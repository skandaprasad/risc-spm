==> flow/design.v <==
module control_unit(
    ld_r0,
    ld_r1,
    ld_r2,
    ld_r3,
    ld_pc,
    inc_pc,
    sel_bus1_mux,
    sel_bus2_mux,
    ld_ir,
    ld_address_reg,
    ld_reg_y,
    ld_reg_z,
    write,
    instruction,
    zero,
    clk,
    clr
);
parameter DATAWIDTH = 8;
parameter opcode_size = 4;
parameter state_size = 4;
parameter src_size = 2;
parameter dest_size = 2;
parameter sel1_size = 3;
parameter sel2_size = 2;
parameter idle = 0;
parameter fetch1 = 1;
parameter fetch2 = 2;
parameter decode = 3;
parameter execute = 4;
parameter read1 = 5;
parameter read2 = 6;
parameter write1 = 7;
parameter write2 = 8;
parameter branch1 = 9;
parameter branch2 = 10;
parameter halt = 11;
parameter NOP = 0;
parameter ADD = 1;
parameter SUB = 2;
parameter AND = 3;
parameter NOT = 4;
parameter RD = 5;
parameter WR = 6;
parameter BR = 7;
parameter BRZ = 8;
parameter R0 = 0;
parameter R1 = 1;
parameter R2 = 2;
parameter R3 = 3;
output reg ld_r0, ld_r1, ld_r2, ld_r3, ld_pc, inc_pc, ld_ir, ld_address_reg, ld_reg_y, ld_reg_z, write;
output [sel1_size - 1:0] sel_bus1_mux;
output [sel2_size - 1:0] sel_bus2_mux;
input [DATAWIDTH - 1:0] instruction;
input zero, clk, clr;
reg [state_size - 1:0] state, next_state;
reg error_flag, sel_alu, sel_bus1, sel_mem, sel_r0, sel_r1, sel_r2, sel_r3, sel_pc;
wire [opcode_size - 1:0] opcode = instruction [DATAWIDTH - 1:DATAWIDTH - opcode_size];
wire [src_size - 1:0] src = instruction [src_size + dest_size - 1:dest_size];
wire [dest_size - 1:0] dest = instruction [dest_size - 1:0];
assign sel_bus1_mux [sel1_size - 1:0] = sel_r0 ? 0 : sel_r1 ? 1 : sel_r2 ? 2 : sel_r3 ? 3 : sel_pc ? 4 : 3'bx;
assign sel_bus2_mux [sel2_size - 1:0] = sel_alu ? 0 : sel_bus1 ? 1 : sel_mem ? 2 : 2'bx;
always @ (posedge clk or negedge clr)
begin
    if(!clr)
        state <= idle;
    else
        state <= next_state;
end
always @(state or opcode or src or dest or zero) begin
    sel_r0 = 0;
    sel_r0 = 0;
    sel_r0 = 0;
    sel_r0 = 0;
    sel_r0 = 0;
    ld_r0 = 0;
    ld_r1 = 0;
    ld_r2 = 0;
    ld_r3 = 0;
    ld_pc = 0;
    ld_ir = 0;
    ld_address_reg = 0;
    ld_reg_y = 0;
    ld_reg_z = 0;
    inc_pc = 0;
    sel_bus1 = 0;
    sel_alu = 0;
    sel_mem = 0;
    write = 0;
    error_flag = 0;
    next_state = state;
    case(state)
        idle: next_state = fetch1;
        fetch1: begin
            next_state = fetch2;
            sel_pc = 1;
            sel_bus1 = 1;
            ld_address_reg = 1;
        end
        fetch2: begin
            next_state = decode;
            sel_mem = 1;
            ld_ir = 1;
            inc_pc = 1;
        end
        decode: case (opcode)
                    NOP: next_state = fetch1;
                    ADD, SUB, AND: begin
                        next_state = execute;
                        sel_bus1 = 1;
                        ld_reg_y = 1;
                    case (src)
                        R0: sel_r0 = 1;
                        R1: sel_r1 = 1;
                        R2: sel_r2 = 1;
                        R3: sel_r3 = 1;
                        default: error_flag = 1;  
                    endcase
                    end
                    NOT: begin
                        next_state = fetch1;
                        ld_reg_z = 1;
                        sel_bus1 = 1;
                        sel_alu = 1;
                        case (src)
                        R0: sel_r0 = 1;
                        R1: sel_r1 = 1;
                        R2: sel_r2 = 1;
                        R3: sel_r3 = 1;
                        default: error_flag = 1;      
                        endcase
                    case (dest)
                        R0: ld_r0 = 1;
                        R1: ld_r1 = 1;
                        R2: ld_r2 = 1;
                        R3: ld_r3 = 1;
                        default: error_flag = 1;       
                    endcase
                    end
                    RD: begin
                        next_state = read1;
                        sel_pc = 1;
                        sel_bus1 = 1;
                        ld_address_reg = 1;
                    end
                    WR: begin
                        next_state = write1;
                        sel_pc = 1;
                        sel_bus1 = 1;
                        ld_address_reg = 1;
                    end
                    BR: begin
                        next_state = branch1;
                        sel_pc = 1;
                        sel_bus1 = 1;
                        ld_address_reg = 1;
                    end
                    BRZ: if(zero == 1) begin
                        next_state = branch1;
                        sel_pc = 1;
                        sel_bus1 = 1;
                        ld_address_reg = 1;
                    end
                    else begin
                        next_state = fetch1;
                        inc_pc = 1;
                    end
                    default: next_state = halt;
                endcase
        execute: begin
            next_state = fetch1;
            ld_reg_z = 1;
            sel_alu = 1;
            case(dest)
                R0: begin sel_r0 = 1; ld_r0 = 1; end
                R1: begin sel_r1 = 1; ld_r1 = 1; end
                R2: begin sel_r2 = 1; ld_r2 = 1; end
                R3: begin sel_r3 = 1; ld_r3 = 1; end
                default: error_flag = 1;
        endcase
        end
        read1: begin
            next_state = read2;
            sel_mem = 1;
            ld_address_reg = 1;
            inc_pc = 1;
        end
        write1: begin
            next_state = write2;
            sel_mem = 1;
            ld_address_reg = 1;
            inc_pc = 1;
        end 
        read2: begin
            next_state = fetch1;
            sel_mem = 1;
            case (dest)
                R0: ld_r0 = 1; 
                R1: ld_r1 = 1; 
                R2: ld_r2 = 1; 
                R3: ld_r3 = 1; 
                default: error_flag = 1;
            endcase
        end
        write2: begin
            next_state = fetch1;
            write = 1;
            case (src)
            R0: sel_r0 = 1;
            R1: sel_r1 = 1;
            R2: sel_r2 = 1;
            R3: sel_r3 = 1;
            default: error_flag = 1;  
            endcase
        end
        branch1: begin
            next_state = branch2;
            sel_mem = 1;
            ld_address_reg = 1;
        end
        branch2: begin
            next_state = fetch1;
            sel_mem = 1;
            ld_pc = 1;
        end
        halt: next_state = halt;
        default: next_state = idle;
endcase
end
endmodule   
# Step by step through the tools: control_unit
# The steps from the RTL of control_unit to its reports follow in flow order.
# Line numbers count from 1 in the design file above.
# Operators: Yosys type, input widths -> output width; for muxes data width and select width s.
# Cell names lack the library's common part.
# Not given: n/a
dict set report design {
  top_module {control_unit}
  clock_port {clk}
  library {sky130hd}
  lib_corner {tt_025C_1v80}
}

# Word-level counts
# Counts by Yosys on the flattened word-level netlist (proc, flatten, opt, wreduce; memories kept). Register bits leave out memories and registers merged into their read ports (data or address); mux counts leave out enables and synchronous resets folded into registers. Print and check cells are left out. Cells with the same type and inputs are merged into one.
dict set report bits {
  regBits 4
  latchBits 0
  ramBits 0
  romBits 0
  clocked_rd_ports_x_width 0
  n_memories 0
  inputBits 11
  out_inout_bits 16
}
dict set report classes {
  add_sub_neg 0
  mul 0
  div 0
  cmp 0
  equal 25
  shifts 0
  n_mux 38
  bitwise 0
  reduce_logical 19
}
# op n
set ops {}
lappend ops {{$eq 4x3->1 const B} 8}
lappend ops {{$pmux 4 s8} 1}
lappend ops {{$pmux 1 s2} 15}
lappend ops {{$reduce_or 3->1} 8}
lappend ops {{$pmux 4 s6} 1}
lappend ops {{$eq 4x4->1 const B} 5}
lappend ops {{$eq 4x2->1 const B} 4}
lappend ops {{$mux 1} 16}
lappend ops {{$eq 2x2->1 const B} 4}
lappend ops {{$eq 4x1->1 const B} 2}
lappend ops {{$logic_not 4->1} 2}
lappend ops {{$reduce_or 4->1} 2}
lappend ops {{$reduce_or 7->1} 1}
lappend ops {{$reduce_or 6->1} 1}
lappend ops {{$mux 2} 3}
lappend ops {{$reduce_or 5->1} 1}
lappend ops {{$eq 2x1->1 const B} 2}
lappend ops {{$logic_not 2->1} 2}
lappend ops {{$reduce_or 2->1} 2}
lappend ops {{$mux 4} 1}
lappend ops {{$pmux 1 s3} 1}

# Longest topological paths
# Longest topological path by Yosys (ltp), each cell counted once; first at word level (registers and memories cut), then after technology mapping (sequential cells cut; the memories' decode and read muxes count).
dict set report logic_depth {
  depth_word 6
  ABC_AREA 0
  ltp_mapped 4
  ltp_nobuf 3
}

# Mapped cells and area
# Yosys stat after the flow's synthesis: flattened, memories mapped to cells. It holds for the ABC_AREA given above (unset counts as 0); a run with the other value may have another netlist.
dict set report synth_totals {
  cells 55
  mapped_area_um2 555.5
  ffs 11
}
# cell_type n
set types {}
lappend types {dfrtp_1 10}
lappend types {o21ai_0 6}
lappend types {a2111oi_4 1}
lappend types {dfstp_2 1}
lappend types {nor3_1 4}
lappend types {nor2_1 5}
lappend types {buf_4 2}
lappend types {nand2_1 4}
lappend types {nor3b_1 2}
lappend types {a31oi_1 2}
lappend types {nor2b_1 2}
lappend types {nor3b_2 1}
lappend types {or3_4 1}
lappend types {nand3_1 2}
lappend types {a211o_1 1}
lappend types {a311oi_1 1}
lappend types {a31o_2 1}
lappend types {o31a_1 1}
# Other cell types: 7; their cells: 8.

# Path before layout
# Path of least setup slack by OpenSTA after synthesis, without wires, with an ideal clock, recovery checks aside; 20% of the period is set as input and as output delay. Where synthesis merged equal registers, the netlist keeps one of their names.
dict set report synth_timing {
  path_type {input -> output}
  startpoint {in instruction[6]}
  endpoint {out sel_bus2_mux[1]}
  period_ps 2350
  in_delay_ps 470
  launch_ps 470
  arrival_time_ps 1350
  t_required_ps 1880
  setup_slack_ps 530
  delay_ps 880
  path_stages 3
  n_path_buf 1
  synth_period_reached_ps 1820
}
# "delay_ps" is the arrival time less input delay plus setup time.
# At an output port there is no setup time.
# "path_stages" counts driving pins, that of a launching flip-flop among them; a cell with two outputs on the path counts twice.
# "synth_period_reached_ps" is the clock period less the worst setup slack; recovery checks do not enter. This is arithmetic on one report: input and output delays are still those of the set period (20% each).
# The rows between start and end are the longest chain of elaborated cells between them; the timing report does not say that the signal goes this way. Where chains are equally long, one stands for them.
# A line is the first line of the expression or statement that the cell stems from. Yosys adds cells for indexed reads and writes and turns some case tables into memories.
dict set report synth_between {
  cell_sequence {buf_2 or3_4 a2111oi_4}
  elab_chain_len 6
  cells_between 15
  cone_lines 3
  cone_classes {eq/ne (8); mux (6); reduce/logical (1)}
}
# element line_no
set synth_rtl {}
lappend synth_rtl {{from (decl)} 55} ;# input [DATAWIDTH - 1:0] instruction;
lappend synth_rtl {{$eq 4x3->1} 107} ;# decode: case (opcode)
lappend synth_rtl {{$reduce_or 7->1} n/a}
lappend synth_rtl {{$pmux 1 s2} 107}
lappend synth_rtl {{$pmux 1 s2} 93} ;# case(state)
lappend synth_rtl {{$mux 2 (2 in a row)} 63} ;# assign sel_bus2_mux [sel2_size - 1:0] = sel_alu ? 0 : sel_bus1 ? 1 : sel_mem ? 2 : 2'bx;
lappend synth_rtl {{to (decl)} 54} ;# output [sel2_size - 1:0] sel_bus2_mux;

; Settings of 2 stored flow runs for module control_unit (sky130hd), not sorted in any way. The constraints put input and output delay at 20% of the set period each and load the outputs with 0.01 pF.

[run 1: settings]
period_ns = 1.74
CORE_UTILIZATION = 69
SETUP_SLACK_MARGIN = 0.07
PLACE_DENSITY_LB_ADDON = 0.22
CELL_PAD_IN_SITES_GLOBAL_PLACEMENT = 2
TNS_END_PERCENT = 100
GPL_TIMING_DRIVEN = 1
CTS_CLUSTER_SIZE = 32
MAX_ROUTING_LAYER = met4
CAP_MARGIN = 20
CORE_MARGIN = 2
SLEW_MARGIN = 20
[run 1: results]
outcome = unfinished; error PDN-0185 in floorplanning

[run 2: settings]
period_ns = 1.23
CORE_UTILIZATION = 54
PLACE_DENSITY_LB_ADDON = 0.07
CORE_ASPECT_RATIO = 1.59
CELL_PAD_IN_SITES_DETAIL_PLACEMENT = 2
ABC_AREA = 0
GPL_TIMING_DRIVEN = 0
CTS_CLUSTER_SIZE = 88
SLEW_MARGIN = 20
MAX_ROUTING_LAYER = met5
CAP_MARGIN = 20
CORE_MARGIN = 2
[run 2: results]
outcome = unfinished; error PDN-0185 in floorplanning
